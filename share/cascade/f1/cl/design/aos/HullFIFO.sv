==> flow/design.v <==
package UserParams;
parameter NUM_APPS = 1;
parameter ALL_APPS_SAME = 0;
parameter CONFIG_APPS = 4;
endpackage
package ShellTypes;
parameter USE_ECC                 = 0;
parameter AVL_ADDR_WIDTH          = 26;
parameter AVL_DATA_WIDTH          = USE_ECC == 1 ? 512 : 576;
parameter AVL_SPARE_WIDTH         = USE_ECC == 1 ? 0   : 64;
parameter AVL_BE_WIDTH            = USE_ECC == 1 ? 64  : 72;
parameter AVL_SIZE                = 7;
parameter NUM_UMI                 = 1;
parameter UMI_ADDR_WIDTH          = 64;
parameter UMI_DATA_WIDTH          = USE_ECC == 0 ? 576 : 512;
parameter UMI_SPARE_WIDTH         = USE_ECC == 0 ?  64 :   0;
parameter UMI_MASK_WIDTH          = UMI_DATA_WIDTH / 8;
parameter PCIE_DATA_WIDTH         = 128;
parameter PCIE_SLOT_WIDTH         = 16;  
parameter PCIE_PAD_WIDTH          = $clog2(PCIE_DATA_WIDTH/8);
typedef struct packed {
	logic                      valid;
	logic                      isWrite;
	logic [UMI_ADDR_WIDTH-1:0] addr;
	logic [UMI_DATA_WIDTH-1:0] data;
} MemReq;
typedef struct packed {
	logic                      valid;
	logic [UMI_DATA_WIDTH-1:0] data;
} MemResp;
typedef struct packed {
	logic                       valid;
	logic                       isWrite;
	logic [31:0]                addr;
	logic [63:0]                data;
} SoftRegReq;
typedef struct packed {
	logic                       valid;
	logic [63:0]                data;
} SoftRegResp;
typedef struct packed {
	logic                       valid;
	logic [PCIE_DATA_WIDTH-1:0] data;
	logic [PCIE_SLOT_WIDTH-1:0] slot;
	logic [PCIE_PAD_WIDTH-1:0]  pad;
	logic                       last;
} PCIEPacket;
endpackage
module HullFIFO #(parameter TYPE = 0, WIDTH = 32, LOG_DEPTH = 2)
(
    input  clock,
    input  reset_n,
    input             wrreq,  
    input[WIDTH-1:0]  data, 
    output            full,
    output[WIDTH-1:0] q,  
    output logic      empty,
    input             rdreq  
);
	wire half_full;
	wire data_valid;
    generate
        if (TYPE == 0) begin : Hull_SoftFIFO
            SoftFIFO
            #(
                .WIDTH                  (WIDTH),
                .LOG_DEPTH              (LOG_DEPTH)
            )
            softfifo_inst
            (
                .clock                  (clock),
                .reset_n                (reset_n),
                .wrreq                  (wrreq),
                .data                   (data),
                .full                   (full),
                .q                      (q),
                .empty                  (empty),
                .rdreq                  (rdreq)
            );
        end else if (TYPE == 1) begin : Hull_CatapultFIFO
            FIFO
            #(
                .WIDTH                  (WIDTH),
                .LOG_DEPTH              (LOG_DEPTH)
            )
            catapultfifo_inst
            (
                .clock                  (clock),
                .reset_n                (reset_n),
                .wrreq                  (wrreq),
                .data                   (data),
                .full                   (full),
                .q                      (q),
                .empty                  (empty),
                .rdreq                  (rdreq)
            );
        end else if (TYPE == 2) begin : Hull_F1_FlopFIFO
			flop_fifo
			#(
				.WIDTH(WIDTH),
				.DEPTH((1 << LOG_DEPTH))  
			)
			f1_flopfifo_inst
			(
				.clk(clock), 
				.rst_n(reset_n), 
				.sync_rst_n(1'b1),  
				.cfg_watermark((1 << LOG_DEPTH) - 1),  
				.push(wrreq),
				.push_data(data), 
				.pop(rdreq),
				.pop_data(q), 
				.half_full(half_full), 
				.watermark(full),
				.data_valid(data_valid)
			);
			assign empty = !data_valid;
        end else if (TYPE == 3) begin : Hull_F1_BRAM_FIFO
		end
    endgenerate
endmodule
module SoftFIFO  #(parameter WIDTH = 512, LOG_DEPTH = 9)
(
	input  clock,
	input  reset_n,
	input  wrreq,  
	input[WIDTH-1:0] data, 
	output full,                   
	output[WIDTH-1:0] q,  
	output empty,              
	input  rdreq  
);
logic[WIDTH-1:0] buffer[(1 << LOG_DEPTH)-1:0];
logic[LOG_DEPTH:0] counter;
logic[LOG_DEPTH:0]  new_counter;
logic[LOG_DEPTH-1:0] rd_ptr, wr_ptr; 
logic[LOG_DEPTH-1:0]  new_rd_ptr, new_wr_ptr;
assign empty = (counter == 0);
assign full  = (counter == (1 << LOG_DEPTH));
assign q     = buffer[rd_ptr];
always @(posedge clock) begin
	if (!reset_n) begin
		counter <= 0;
		rd_ptr  <= 0;
		wr_ptr  <= 0;
	end else begin
		counter <= new_counter;
		rd_ptr  <= new_rd_ptr;
		wr_ptr  <= new_wr_ptr;
	end
end
always @(posedge clock) begin
	if (!full && wrreq) begin
		buffer[wr_ptr] <= data;
	end else begin
		buffer[wr_ptr] <= buffer[wr_ptr];
	end
end
always_comb begin
	if ((!full && wrreq) && (!empty && rdreq)) begin
		new_counter = counter;
		new_rd_ptr  = rd_ptr + 1;
		new_wr_ptr  = wr_ptr + 1;
	end	else if (!full && wrreq) begin
		new_counter = counter + 1;
		new_rd_ptr  = rd_ptr;
		new_wr_ptr  = wr_ptr + 1;
	end else if (!empty && rdreq) begin
		new_counter = counter - 1;
		new_rd_ptr  = rd_ptr + 1;
		new_wr_ptr  = wr_ptr;
	end else begin
		new_counter = counter;
		new_rd_ptr = rd_ptr;
		new_wr_ptr = wr_ptr;
	end
end
endmodule 
---- Step by step through the tools: HullFIFO ----
Tool output for the design above, in the order of the flow.
Line numbers count from 1 in the design file above.
Operators carry their Yosys type and port widths (W data, S select, Z words).
Library cell names are shortened.
Not given: --
design
  top module .............................. HullFIFO
  clock port .............................. clock
  cell library ............................ sky130hd
  library corner .......................... tt_025C_1v80

---- After elaboration ----
Yosys after proc, flatten, opt, wreduce and memory -nomap, before mapping. Print and check cells are not counted. Equal cells are merged and count once.
Memory sizes are those after Yosys's memory passes, which may raise the word count (mostly to a power of two), join words into wider ones and drop unused or constant bits.
cells by class
  add/sub/neg operators ................... 4
  equal/unequal tests ..................... 3
  multiplexer cells ....................... 14
  bitwise operators ....................... 2
  reductions and logical operators ........ 12
operators by type and width
  cell                   count
  $mux W32               3
  $mux W2                7
  $reduce_and A2 Y1      3
  $reduce_bool A2 Y1     3
  $mux W3                2
  $add A2 B1 Y2 const B  2
  $logic_and A1 B1 Y1    3
  $add A3 B1 Y3 const B  1
  $sub A3 B1 Y3 const B  1
  $eq A3 B3 Y1 const B   1
  $logic_not A3 Y1       1
  $logic_not A1 Y1       2
  $ne A2 B2 Y1 const B   1
  $mux W1                2
  $ne A1 B1 Y1 const B   1
  $or A1 B1 Y1           1
  $not A1 Y1             1
bit counts
  register bits after elaboration ......... 7
  RAM bits ................................ 128
  word width x clocked read ports ......... 32
  memories kept ........................... 1
  elaborated cells ........................ 39
memory list
  memory                              words  width  rd ports  wr ports  RTL line  RTL
  Hull_SoftFIFO.softfifo_inst.buffer  4      32     1         1         133       logic[WIDTH-1:0] buffer[(1 << LOG_DEPTH)-1:0];

---- Longest topological paths ----
Depth = most cells in a row (Yosys ltp): at word level without a register or memory, in the mapped netlist without a sequential cell, where the memories' decode and read muxes count.
logic depth
  word-level depth ........................ 8
  ABC_AREA ................................ 0
  depth in mapped cells ................... 9

---- Synthesis result ----
Source: synth_stat.txt of the flow (Yosys; design flattened, memories mapped). It holds for the ABC_AREA given above (unset counts as 0); a run with the other value may have another netlist.
cells by type
  cell type  count  area in all (um^2)
  edfxtp_1   128    3.84E+03
  mux4_2     32     720.691
  dfxtp_1    9      180.173
  ha_1       6      75.072
  buf_6      4      45.043
  and3_2     4      30.029
  inv_1      7      26.275
  buf_2      5      25.024
  a21oi_1    4      20.019
  fa_1       1      20.019
  mux2i_1    2      20.019
  or3b_1     2      17.517
  xor2_1     2      17.517
  nand2b_1   2      12.512
  nor2_1     3      11.261
  nand3_1    2      10.01
  o21ai_0    2      10.01
  o21ai_1    2      10.01
Other cell types: 9; their cells: 9.
mapped netlist
  mapped cells ............................ 226
  mapped area ............................. 5158.7 um^2
  sequential part of the area ............. 4023.9 um^2
  flip-flops .............................. 137
  buffers ................................. 9
The figures by module come from a second, unflattened synthesis with its own total; it is not the netlist above.
unflattened totals
  cell total of the unflattened synthesis .. 232
  area (unflattened synthesis) ............ 5200.0 um^2
Rows give one instance, submodules left out.
modules
  module    times used  cells  area (um^2)  seq. area (um^2)
  SoftFIFO  1           232    5200.0       4023.9
  HullFIFO  1           0      0.0          0.0

---- Worst setup path after synthesis ----
OpenSTA on the mapped netlist: ideal clock, no wires. The path of least setup slack (recovery checks aside). Input and output delay are each 20% of the period. Register names are those of the netlist, which keeps one name where synthesis merged equal registers.
path after synthesis
  kind .................................... register -> register
  start ................................... register Hull_SoftFIFO.softfifo_inst.counter[0]
  end ..................................... register Hull_SoftFIFO.softfifo_inst.counter[2]
  period .................................. 2.42 ns
  library setup time ...................... 0.091 ns
  arrival time ............................ 1.834 ns
  required time ........................... 2.329 ns
  slack ................................... 0.495 ns
  path delay .............................. 1.925 ns
  driving pins on the path ................ 10
  synthesis period reached ................ 1.925 ns
"path delay" = arrival - input delay + setup time.
"driving pins on the path" counts driving pins, that of a launching flip-flop among them; a cell with two outputs on the path counts twice.
"synthesis period reached" = period - worst setup slack (recovery checks aside). The figure is calculated, with input and output delays left at 20% of the set period.
Between the ends stands the longest chain of elaborated cells between them, by number of cells; it is not shown to be the way that was timed. Of several equally long chains one is given.
Each line given opens the expression or statement behind the cell; cells for indexed reads and writes are added by Yosys, which also makes memories of some case tables.
between the ends, after synthesis
  path through ............................ dfxtp_1 -> or3b_1 -> buf_6 -> clkinv_4 -> nor2_1 -> inv_1 -> fa_1 -> xnor2_1 -> a21oi_1 -> a311oi_1
  length of the longest elaborated chain .. 6
RTL lines, path after synthesis
  item                    RTL line  RTL
  start, declared         134       logic[LOG_DEPTH:0] counter;
  start, assigned         143       counter <= 0;
  start, assigned         147       counter <= new_counter;
  $eq A3 B3 Y1            139       assign full  = (counter == (1 << LOG_DEPTH));
  $logic_not A1 Y1        160       if ((!full && wrreq) && (!empty && rdreq)) begin
  $logic_and A1 B1 Y1 x2  160
  $not A1 Y1              --
  $reduce_and A2 Y1       --
  end, assigned           143
  end, assigned           147
  end, declared           134
Some nets on the timed path still bear RTL names; the line given drives or declares the net.
nets with RTL names, path after synthesis
  signal  RTL line
  full    139

---- Worst path after layout ----
Path of least setup slack in the final report of stored run 1 (OpenROAD, finished layout, wires in). Where an end is a register, its clock arrival counts in the times.
path after layout
  kind .................................... register -> output
  start ................................... register (name not given)
  end ..................................... output q[10]
  period .................................. 3.59 ns
  output delay ............................ 0.72 ns
  arrival time ............................ 2.35 ns
  required time ........................... 2.87 ns
  slack ................................... 0.52 ns
  driving pins on the path ................ 4
between the ends, after layout
  path through ............................ dfxtp_2 -> buf_12 -> mux4_2 -> clkdlybuf4s50_1
RTL lines, path after layout
  item           RTL line  RTL
  end, declared  56        output[WIDTH-1:0] q,
No chain of elaborated cells between the ends is given.

Record of 2 stored runs of the RTL-to-layout flow on HullFIFO, platform sky130hd. The runs are unordered. Constraints: input delay and output delay 20% of the set period each, output load 0.01 pF.
By "achieved clock period (ns)" is meant the clock period of the run minus its worst setup slack. This is arithmetic on one report: input and output delays are still those of the set period (20% each).
"worst setup path time (ns)" means the part of the period allowed to the worst setup path (the constraints hold back 20% at inputs and 20% at outputs) less its slack; where the path has registers, the arrival times of their clocks count too.
By "finish__power__total" is meant OpenSTA's value without simulated activity: inputs other than the clock are taken to toggle once in ten clock periods, and the tool carries that through the logic.

Flow files of stored run 1
==> flow/run.sh <==
#!/bin/bash
# the make line also repeats the synthesis and layout settings of config.mk as NAME=value (left out here)
make -C /OpenROAD-flow-scripts/flow DESIGN_CONFIG=/design/flow/config.mk WORK_HOME=/design/flow/orfs CLKGATE_MAP_FILE= finish
==> flow/config.mk <==
export PLATFORM = sky130hd
export DESIGN_NAME = HullFIFO
export DESIGN_NICKNAME = HullFIFO
export VERILOG_FILES = /design/flow/design.v
export SDC_FILE = /design/flow/constraint.sdc
export NUM_CORES = 4
export LEC_CHECK = 0
export CAP_MARGIN = 20
export CORE_MARGIN = 2
export CORE_UTILIZATION = 40
export SLEW_MARGIN = 20
==> flow/constraint.sdc <==
create_clock -name core_clock -period 3.59 [get_ports {clock}]
set_input_delay 0.7180 -clock core_clock [delete_from_list [all_inputs] [get_ports {clock}]]
set_output_delay 0.7180 -clock core_clock [all_outputs]
set_load 0.01 [all_outputs]

report of stored run 1
yosys chip area after synthesis (um^2): 5158.7
finish__design__die__area: 13821.5
finish__design__instance__area__stdcell: 6668.9
finish__design__instance__utilization: 0.5285
finish__timing__setup__ws: 0.525
finish__timing__setup__tns: 0.000
finish__timing__hold__ws: 0.476
finish__power__total: 4.852e-03
achieved clock period (ns): 3.065
worst setup path time (ns): 2.35
worst setup path kind: register -> output

Flow files of stored run 2
==> flow/run.sh <==
#!/bin/bash
# the make line also repeats the synthesis and layout settings of config.mk as NAME=value (left out here)
make -C /OpenROAD-flow-scripts/flow DESIGN_CONFIG=/design/flow/config.mk WORK_HOME=/design/flow/orfs CLKGATE_MAP_FILE= finish
==> flow/config.mk <==
export PLATFORM = sky130hd
export DESIGN_NAME = HullFIFO
export DESIGN_NICKNAME = HullFIFO
export VERILOG_FILES = /design/flow/design.v
export SDC_FILE = /design/flow/constraint.sdc
export NUM_CORES = 4
export LEC_CHECK = 0
export CAP_MARGIN = 20
export CELL_PAD_IN_SITES_DETAIL_PLACEMENT = 2
export CORE_ASPECT_RATIO = 0.5
export CORE_MARGIN = 2
export CORE_UTILIZATION = 44
export MAX_ROUTING_LAYER = met5
export PLACE_DENSITY = 0.78
export SLEW_MARGIN = 20
==> flow/constraint.sdc <==
create_clock -name core_clock -period 2.37 [get_ports {clock}]
set_input_delay 0.4740 -clock core_clock [delete_from_list [all_inputs] [get_ports {clock}]]
set_output_delay 0.4740 -clock core_clock [all_outputs]
set_load 0.01 [all_outputs]

report of stored run 2
yosys chip area after synthesis (um^2): 5158.7
finish__design__die__area: 12659.2
finish__design__instance__area__stdcell: 6742.7
finish__design__instance__utilization: 0.6012
finish__timing__setup__ws: 0.003
finish__timing__setup__tns: 0.000
finish__timing__hold__ws: 0.565
finish__power__total: 7.947e-03
achieved clock period (ns): 2.367
worst setup path time (ns): 2.37
worst setup path kind: register -> register
