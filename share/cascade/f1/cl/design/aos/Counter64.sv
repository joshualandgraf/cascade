==> flow/design.v <==
package UserParams;
parameter NUM_APPS = 1;
parameter ALL_APPS_SAME = 0;
parameter CONFIG_APPS = 4;
endpackage
package ShellTypes;
parameter USE_ECC                 = 0;
parameter AVL_ADDR_WIDTH          = 26;
parameter AVL_DATA_WIDTH          = USE_ECC == 1 ? 512 : 576;
parameter AVL_SPARE_WIDTH         = USE_ECC == 1 ? 0   : 64;
parameter AVL_BE_WIDTH            = USE_ECC == 1 ? 64  : 72;
parameter AVL_SIZE                = 7;
parameter NUM_UMI                 = 1;
parameter UMI_ADDR_WIDTH          = 64;
parameter UMI_DATA_WIDTH          = USE_ECC == 0 ? 576 : 512;
parameter UMI_SPARE_WIDTH         = USE_ECC == 0 ?  64 :   0;
parameter UMI_MASK_WIDTH          = UMI_DATA_WIDTH / 8;
parameter PCIE_DATA_WIDTH         = 128;
parameter PCIE_SLOT_WIDTH         = 16;  
parameter PCIE_PAD_WIDTH          = $clog2(PCIE_DATA_WIDTH/8);
typedef struct packed {
	logic                      valid;
	logic                      isWrite;
	logic [UMI_ADDR_WIDTH-1:0] addr;
	logic [UMI_DATA_WIDTH-1:0] data;
} MemReq;
typedef struct packed {
	logic                      valid;
	logic [UMI_DATA_WIDTH-1:0] data;
} MemResp;
typedef struct packed {
	logic                       valid;
	logic                       isWrite;
	logic [31:0]                addr;
	logic [63:0]                data;
} SoftRegReq;
typedef struct packed {
	logic                       valid;
	logic [63:0]                data;
} SoftRegResp;
typedef struct packed {
	logic                       valid;
	logic [PCIE_DATA_WIDTH-1:0] data;
	logic [PCIE_SLOT_WIDTH-1:0] slot;
	logic [PCIE_PAD_WIDTH-1:0]  pad;
	logic                       last;
} PCIEPacket;
endpackage
module Counter64
(
    input                               clk,
    input                               rst, 
	input								increment,
	output[63:0]						count
);
	reg[31:0]  lower;
	reg[31:0]  upper;
	logic[31:0] new_lower;
	logic[31:0] new_upper;
	assign count = {upper,lower};
	always@(posedge clk) begin : counter64_update
		if (rst) begin
			lower <= 32'h0000_0000;
			upper <= 32'h0000_0000;
		end else begin
			lower <= new_lower;
			upper <= new_upper;
		end
	end
	always_comb begin : counter64_update_logic
		new_lower = lower;
		new_upper = upper;
		if (increment) begin
			if (lower == 32'hFFFF_FFFF) begin
				new_upper = upper + 32'h1;
				new_lower = 32'h0;
			end else begin
				new_lower = lower + 32'h1;
			end
		end
	end
endmodule
# From RTL to reports: Counter64

What the tools print for Counter64, step after step.
Line numbers count from 1 in the design file above.
Library cell names are shortened.
The mark - stands for no value.

Design top: Counter64
Clock input: clk
Standard-cell library: sky130hd
Library corner: tt_025C_1v80

# Word-level counts

Yosys after proc, flatten, opt, wreduce and memory -nomap, before mapping. Enables and synchronous resets that opt folds into registers are not counted as muxes. Memory bits, and registers merged into a memory's read port (data or address), are not among the register bits. Print and check cells are not counted. Equal cells are merged and count once.

Register bits: 64
Bits of input ports: 3
Output and inout port bits: 64
Elaborated cells: 7

Add/subtract/negate cells: 2
Equal/unequal tests: 1
Mux-type cells: 1
Reductions and logical operators: 1

Operator list:

| operator                                                 | number |
| 32-bit by 1-bit adder with 32-bit output with constant B | 2 |
| 32-bit equality test with constant B                     | 1 |
| 32-bit two-way mux                                       | 1 |
| 2-bit AND reduction                                      | 1 |

# Longest topological paths

Longest topological path by Yosys (ltp), each cell counted once; first at word level (registers and memories cut), then after technology mapping (sequential cells cut; the memories' decode and read muxes count).

Depth in word-level cells: 2
ABC_AREA: 0
Gate-level depth with buffers: 8
Mapped depth without buffers: 6

# Mapped cells and area

Yosys stat after the flow's synthesis: flattened, memories mapped to cells. It holds for the ABC_AREA given above (unset counts as 0); a run with the other value may have another netlist.

Cells by type:

| cell type | number | total area (um^2) |
| dfxtp_1   | 64     | 1.28E+03 |
| xor2_1    | 25     | 218.96 |
| nor2_1    | 43     | 161.405 |
| nand4_1   | 25     | 156.4 |
| a21oi_1   | 30     | 150.144 |
| or3_1     | 19     | 118.864 |
| nand3_1   | 21     | 105.101 |
| o21ai_0   | 21     | 105.101 |
| nand2_1   | 22     | 82.579 |
| and4_1    | 8      | 70.067 |
| xnor2_1   | 8      | 70.067 |
| or4_1     | 8      | 60.058 |
| o31ai_1   | 6      | 45.043 |
| clkbuf_1  | 11     | 41.29 |
| and3_1    | 6      | 37.536 |
| or4_4     | 3      | 33.782 |
| ha_1      | 2      | 25.024 |
| nand4_2   | 2      | 25.024 |

Not listed: further types 15, cells in them 29.

Cell count: 353
Mapped area: 3,001.6 um^2
Sequential part of the area: 1,281.2 um^2
Mapped flip-flops: 64
Buffer cells: 14

# Path before layout

Source: OpenSTA report_checks on the synthesized netlist (no wires, ideal clock, input and output delay 20% of the period each), path of least setup slack; recovery checks are left aside. Register names are those of the netlist, which keeps one name where synthesis merged equal registers.

Path kind: register -> register
Start: register lower[0]
End: register upper[29]
Period: 2.52 ns
Library setup time: 0.071 ns
Time at the first pin: 0.000 ns
Data arrival time: 2.463 ns
Data required time: 2.449 ns
Path slack: -0.014 ns
Delay of the path: 2.534 ns
Driving pins on the path: 8
Buffers on the path: 1
Synthesis period reached: 2.534 ns

"delay of the path" is the arrival time less input delay plus setup time.
"driving pins on the path": output pins that drive a net of the path, with the launching flip-flop's if there is one; two outputs of one cell count as two.
"synthesis period reached" is the clock period less the worst setup slack; recovery checks do not enter. This is arithmetic on one report: input and output delays are still those of the set period (20% each).
Between the ends stands the longest chain of elaborated cells between them, by number of cells; it is not shown to be the way that was timed. Of several equally long chains one is given.
Each line given opens the expression or statement behind the cell; cells for indexed reads and writes are added by Yosys, which also makes memories of some case tables.

Cells stage by stage: dfxtp_1 ha_1 nand4_2 or4_4 or4_4 buf_6 or3_1 a21oi_1
Cells in the longest elaborated chain: 2
Elaborated cells on any way between the ends: 2
Source lines of those cells: 1
Those cells by class: eq/ne: 1; reduce/logical: 1

Ends and longest elaborated chain, after synthesis:

| what                 | RTL line | RTL |
| start, declared      | 56       | `reg[31:0] lower;` |
| start, assigned      | 63       | `lower <= 32'h0000_0000;` |
| start, assigned      | 66       | `lower <= new_lower;` |
| 32-bit equality test | 74       | `if (lower == 32'hFFFF_FFFF) begin` |
| 2-bit AND reduction  | -        |  |
| end, assigned        | 64       | `upper <= 32'h0000_0000;` |
| end, assigned        | 67       | `upper <= new_upper;` |
| end, declared        | 57       | `reg[31:0] upper;` |

# Path in the finished layout

Path of least setup slack in the final report of run 1 (OpenROAD, finished layout, wires in). Where an end is a register, its clock arrival counts in the times.

Path kind: register -> register
Start: register upper[1]
End: register upper[26]
Period: 2.39 ns
Library setup time: 0.06 ns
Time at the first pin: 0.32 ns
Data arrival time: 2.54 ns
Data required time: 2.65 ns
Path slack: 0.11 ns
Driving pins on the path: 7
Buffers on the path: 0

Between the ends stands the longest chain of elaborated cells between them, by number of cells; it is not shown to be the way that was timed. Of several equally long chains one is given.

Cells stage by stage: dfxtp_1 ha_2 and3_1 nand4_1 or4_4 or4_1 a21oi_1
Cells in the longest elaborated chain: 1
Elaborated cells on any way between the ends: 1
Source lines of those cells: 1
Those cells by class: add/sub: 1

Ends and longest elaborated chain, after layout:

| what                                     | RTL line | RTL |
| start, declared                          | 57       | `reg[31:0] upper;` |
| start, assigned                          | 64       | `upper <= 32'h0000_0000;` |
| start, assigned                          | 67       | `upper <= new_upper;` |
| 32-bit by 1-bit adder with 32-bit output | 75       | `new_upper = upper + 32'h1;` |
| end, assigned                            | 64       |  |
| end, assigned                            | 67       |  |
| end, declared                            | 57       |  |

Memo
Re: implementation data of Counter64

Stored flow runs of Counter64 (2 of them; Yosys, OpenROAD, sky130hd). They differ in their settings and are not a sequence. Constraints: input delay and output delay 20% of the set period each, output load 0.01 pF.
"clock period reached" = clock period - worst setup slack. The figure is calculated, with input and output delays left at 20% of the set period.
By "time of the worst setup path" is meant the share of the clock period that the worst setup path is allowed (20% is reserved at inputs, 20% at outputs), minus its slack. Clock arrival times at its registers enter into it.
By "total design power" is meant OpenSTA's value without simulated activity: inputs other than the clock are taken to toggle once in ten clock periods, and the tool carries that through the logic.
A setting shown as -- is not set for that run.
Results: -- = not shown.

| name                                                     | run 1                | run 2 |
| period_ns                                                | 2.39                 | 2.69  |
| CORE_UTILIZATION                                         | 26                   | 68    |
| CORE_MARGIN                                              | 8                    | 3     |
| TNS_END_PERCENT                                          | 70                   | --    |
| GPL_ROUTABILITY_DRIVEN                                   | 1                    | 0     |
| CAP_MARGIN                                               | 40                   | 20    |
| SLEW_MARGIN                                              | 20                   | 0     |
| PLACE_DENSITY                                            | --                   | 0.58  |
| CORE_ASPECT_RATIO                                        | --                   | 1.94  |
| CELL_PAD_IN_SITES_GLOBAL_PLACEMENT                       | --                   | 2     |
| GPL_TIMING_DRIVEN                                        | --                   | 1     |
| MIN_ROUTING_LAYER                                        | --                   | met2  |
| chip area in the Yosys report (um^2)                     | 3,001.6              | --    |
| total die area (um^2)                                    | 15,238.7             | --    |
| area of the standard cells in the finished layout (um^2) | 4,471.8              | --    |
| final utilization (%)                                    | 39.5                 | --    |
| worst setup slack after layout (ns)                      | 0.108                | --    |
| setup total negative slack (ns)                          | 0.000                | --    |
| worst hold slack (ns)                                    | 0.487                | --    |
| total design power (µW)                                  | 2,652                | --    |
| clock period reached (ns)                                | 2.282                | --    |
| time of the worst setup path (ns)                        | 2.28                 | --    |
| worst setup path kind                                    | register -> register | --    |

Run 2: incomplete, placement halted on GPL-0301
